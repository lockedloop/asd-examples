==> flow/design.v <==
module axis_skid_buffer #(
    parameter int DATA_WIDTH = 8,
    parameter bit TLAST_ENABLE = 1
)(
    input  logic clk,
    input  logic rst,
    input  logic                  s_axis_tvalid,
    output logic                  s_axis_tready,
    input  logic [DATA_WIDTH-1:0] s_axis_tdata,
    input  logic                  s_axis_tlast,
    output logic                  m_axis_tvalid,
    input  logic                  m_axis_tready,
    output logic [DATA_WIDTH-1:0] m_axis_tdata,
    output logic                  m_axis_tlast
);
    logic [DATA_WIDTH-1:0] skid_data;
    logic                  skid_last;
    logic                  skid_valid;
    logic [DATA_WIDTH-1:0] out_data;
    logic                  out_last;
    logic                  out_valid;
    assign s_axis_tready = !skid_valid;
    assign m_axis_tvalid = out_valid;
    assign m_axis_tdata = out_data;
    generate
        if (TLAST_ENABLE) begin : gen_tlast
            assign m_axis_tlast = out_last;
        end else begin : gen_no_tlast
            assign m_axis_tlast = 1'b0;
        end
    endgenerate
    always_ff @(posedge clk) begin
        if (rst) begin
            skid_valid <= 1'b0;
            skid_data <= '0;
            skid_last <= 1'b0;
            out_valid <= 1'b0;
            out_data <= '0;
            out_last <= 1'b0;
        end else begin
            if (m_axis_tready || !out_valid) begin
                if (skid_valid) begin
                    out_data <= skid_data;
                    out_last <= skid_last;
                    out_valid <= 1'b1;
                    skid_valid <= 1'b0;
                end else if (s_axis_tvalid) begin
                    out_data <= s_axis_tdata;
                    out_last <= TLAST_ENABLE ? s_axis_tlast : 1'b0;
                    out_valid <= 1'b1;
                end else begin
                    out_valid <= 1'b0;
                end
            end else if (s_axis_tvalid && !skid_valid) begin
                skid_data <= s_axis_tdata;
                skid_last <= TLAST_ENABLE ? s_axis_tlast : 1'b0;
                skid_valid <= 1'b1;
            end
        end
    end
endmodule
From RTL to reports: axis_skid_buffer
The steps from the RTL of axis_skid_buffer to its reports follow in flow order.
Lines are those of the file above, counted from 1.
Operators: Yosys type, input widths -> output width; for muxes data width and select width s.
Cell names lack the library's common part.
{ "inputs": {"design": "axis_skid_buffer", "clock_port": "clk", "library": "sky130hd", "pvt_corner": "tt_025C_1v80"} }

After elaboration
Yosys after proc, flatten, opt, wreduce and memory -nomap, before mapping. Memory bits, and registers merged into a memory's read port (data or address), are not among the register bits. Print and check cells are not counted. Equal cells are merged and count once.
{ "bits": {"ff_bits": 20, "output_inout_bits": 11, "word_cells": 23} }
{ "op_classes": {"mux": 8, "logic": 1, "n_reduce_logical": 8} }
{ "ops": {"columns": ["op", "count"], "rows": [
  ["$mux 8", 2],
  ["$mux 1", 6],
  ["$reduce_and 2->1", 2],
  ["$reduce_bool 2->1", 2],
  ["$logic_not 1->1", 2],
  ["$logic_and 1x1->1", 1],
  ["$logic_or 1x1->1", 1],
  ["$not 1->1", 1]
]} }

Depth
Longest topological path by Yosys (ltp), each cell counted once; first at word level (registers and memories cut), then after technology mapping (sequential cells cut; the memories' decode and read muxes count).
{ "logic_depth": {"ltp_word": 4, "abc_area": 0, "ltp_mapped": 5, "depth_no_buf": 3} }

After synthesis
Source: synth_stat.txt of the flow (Yosys; design flattened, memories mapped). It holds for the ABC_AREA given above (unset counts as 0); a run with the other value may have another netlist.
Totals and module areas in this step are rounded.
{ "types": {"columns": ["cell", "count", "type_area_um2"], "rows": [
  ["dfxtp_1", 20, 400.384],
  ["a211oi_2", 9, 112.608],
  ["a21oi_1", 19, 95.091],
  ["mux2i_1", 9, 90.086],
  ["nand2_1", 18, 67.565],
  ["buf_6", 2, 22.522],
  ["clkbuf_1", 5, 18.768],
  ["and4bb_1", 1, 12.512],
  ["nand4bb_1", 1, 11.261],
  ["and2_4", 1, 8.758],
  ["nand2b_1", 1, 6.256],
  ["or2_1", 1, 6.256],
  ["buf_2", 1, 5.005],
  ["nor3_1", 1, 5.005],
  ["inv_1", 1, 3.754],
  ["nor2_1", 1, 3.754]
]} }
{ "synth_totals": {"stdcells": 91, "synth_area_um2": 870, "ffs": 20, "n_buf": 8} }

Timing after synthesis
Path of least setup slack by OpenSTA after synthesis, without wires, with an ideal clock, recovery checks aside; 20% of the period is set as input and as output delay. Where synthesis merged equal registers, the netlist keeps one of their names.
{ "synth_timing": {"path_type": "register -> register", "start": "register skid_valid", "end": "register out_data[0]", "clock_period_ps": 1300, "setup_time_ps": 81, "t_arrival_ps": 1107, "required_time_ps": 1219, "path_slack_ps": 112, "path_delay_ps": 1188, "stages": 6, "path_buffers": 2, "synth_period_reached_ps": 1188} }
"path_delay_ps" is the arrival time less input delay plus setup time.
"stages": output pins that drive a net of the path, with the launching flip-flop's if there is one; two outputs of one cell count as two.
"synth_period_reached_ps" is the clock period less the worst setup slack; recovery checks do not enter. This is arithmetic on one report: input and output delays are still those of the set period (20% each).
The rows between start and end are the longest chain of elaborated cells between them; the timing report does not say that the signal goes this way. Where chains are equally long, one stands for them.
A line is the first line of the expression or statement that the cell stems from. Yosys adds cells for indexed reads and writes and turns some case tables into memories.
A register here has more assigning lines than the two given.
{ "synth_via": {"path_cell_list": "dfxtp_1 > or2_1 > buf_6 > and2_4 > buf_6 > a211oi_2", "elab_chain_cells": 2, "cone_cells": 3, "cone_classes": "mux: 1; reduce/logical: 2"} }
{ "synth_rtl": {"columns": ["item", "line_no", "rtl"], "rows": [
  ["start, declared", 18, "logic                  skid_valid;"],
  ["start, assigned", 34, "skid_valid <= 1'b0;"],
  ["start, assigned", 46, "skid_valid <= 1'b0;"],
  ["$reduce_bool 2->1", null, null],
  ["$reduce_and 2->1", null, null],
  ["end, assigned", 43, "out_data <= skid_data;"],
  ["end, assigned", 48, "out_data <= s_axis_tdata;"],
  ["end, declared", 19, "logic [DATA_WIDTH-1:0] out_data;"]
]} }

Timing after layout
From the final timing report of run 1: the path of least setup slack in the routed layout; clock arrival at registers is part of the times.
The report prints the path's times to 10 ps; the period is as set.
{ "layout_timing": {"path_type": "register -> output", "start": "register skid_valid", "end": "output s_axis_tready", "clock_period_ps": 1540, "t_arrival_ps": 1010, "required_time_ps": 1230, "path_slack_ps": 230, "stages": 3, "path_buffers": 1} }
The rows between start and end are the longest chain of elaborated cells between them; the timing report does not say that the signal goes this way. Where chains are equally long, one stands for them.
A register here has more assigning lines than the two given.
{ "layout_via": {"path_cell_list": "dfxtp_2 > inv_1 > dlygate4sd2_1", "elab_chain_cells": 1, "cone_cells": 1, "cone_classes": "reduce/logical: 1"} }
{ "layout_rtl": {"columns": ["item", "line_no", "rtl"], "rows": [
  ["start, declared", 18, "logic                  skid_valid;"],
  ["start, assigned", 34, "skid_valid <= 1'b0;"],
  ["start, assigned", 46, "skid_valid <= 1'b0;"],
  ["$logic_not 1->1", 22, "assign s_axis_tready = !skid_valid;"],
  ["end, declared", 8, "output logic                  s_axis_tready,"]
]} }

# Flow runs of axis_skid_buffer

Measured data: module axis_skid_buffer, platform sky130hd, 2 stored runs of the flow under differing settings, order arbitrary. Input and output delays are each 20% of the period that was set; the output load is 0.01 pF.
By "achieved_clock_period_ps" is meant the clock period of the run minus its worst setup slack. This is arithmetic on one report: input and output delays are still those of the set period (20% each).
"worstPathTime_ps" is the time allowed to the run's worst setup path (the clock period less input and output delay, where it has them) less its slack. Clock arrival times count: a late capture clock shortens it, a late launch clock lengthens it.
"final_power_uw" rests on the timing tool's default activity at the inputs, not on a simulated workload.
"worstPathTime_ps" is given in steps of 10 ps.
Results are given in rounded form.
[
  {
    "run": "run 1",
    "settings": { "period_ns": 1.54, "CORE_UTILIZATION": 18, "SETUP_SLACK_MARGIN": 0.09, "CORE_ASPECT_RATIO": 0.55, "CORE_MARGIN": 6, "CELL_PAD_IN_SITES_GLOBAL_PLACEMENT": 0, "CELL_PAD_IN_SITES_DETAIL_PLACEMENT": 1, "GPL_ROUTABILITY_DRIVEN": 0, "CAP_MARGIN": 25, "MIN_ROUTING_LAYER": "met2", "SLEW_MARGIN": 20 },
    "results": { "ys_area_um2": 870, "die_footprint_um2": 6720, "layout_stdcell_area_um2": 1280, "finalUtil_pct": 28.2, "timing.setup.ws_ps": 225, "tns_ps": 0, "hold_worst_slack_ps": 459, "final_power_uw": 1300, "achieved_clock_period_ps": 1315, "worstPathTime_ps": 1010, "critical_path_type": "register -> output" }
  },
  {
    "run": "run 2",
    "settings": { "period_ns": 0.989, "CORE_UTILIZATION": 67, "SETUP_SLACK_MARGIN": 0.21, "PLACE_DENSITY_LB_ADDON": 0.24, "CORE_MARGIN": 10, "ABC_AREA": 0, "GPL_TIMING_DRIVEN": 1, "CTS_CLUSTER_DIAMETER": 218, "CAP_MARGIN": 30, "MIN_ROUTING_LAYER": "met2", "MAX_ROUTING_LAYER": "met4", "SLEW_MARGIN": 20 },
    "outcome": "did not finish, placement stopped with FLW-0024"
  }
]
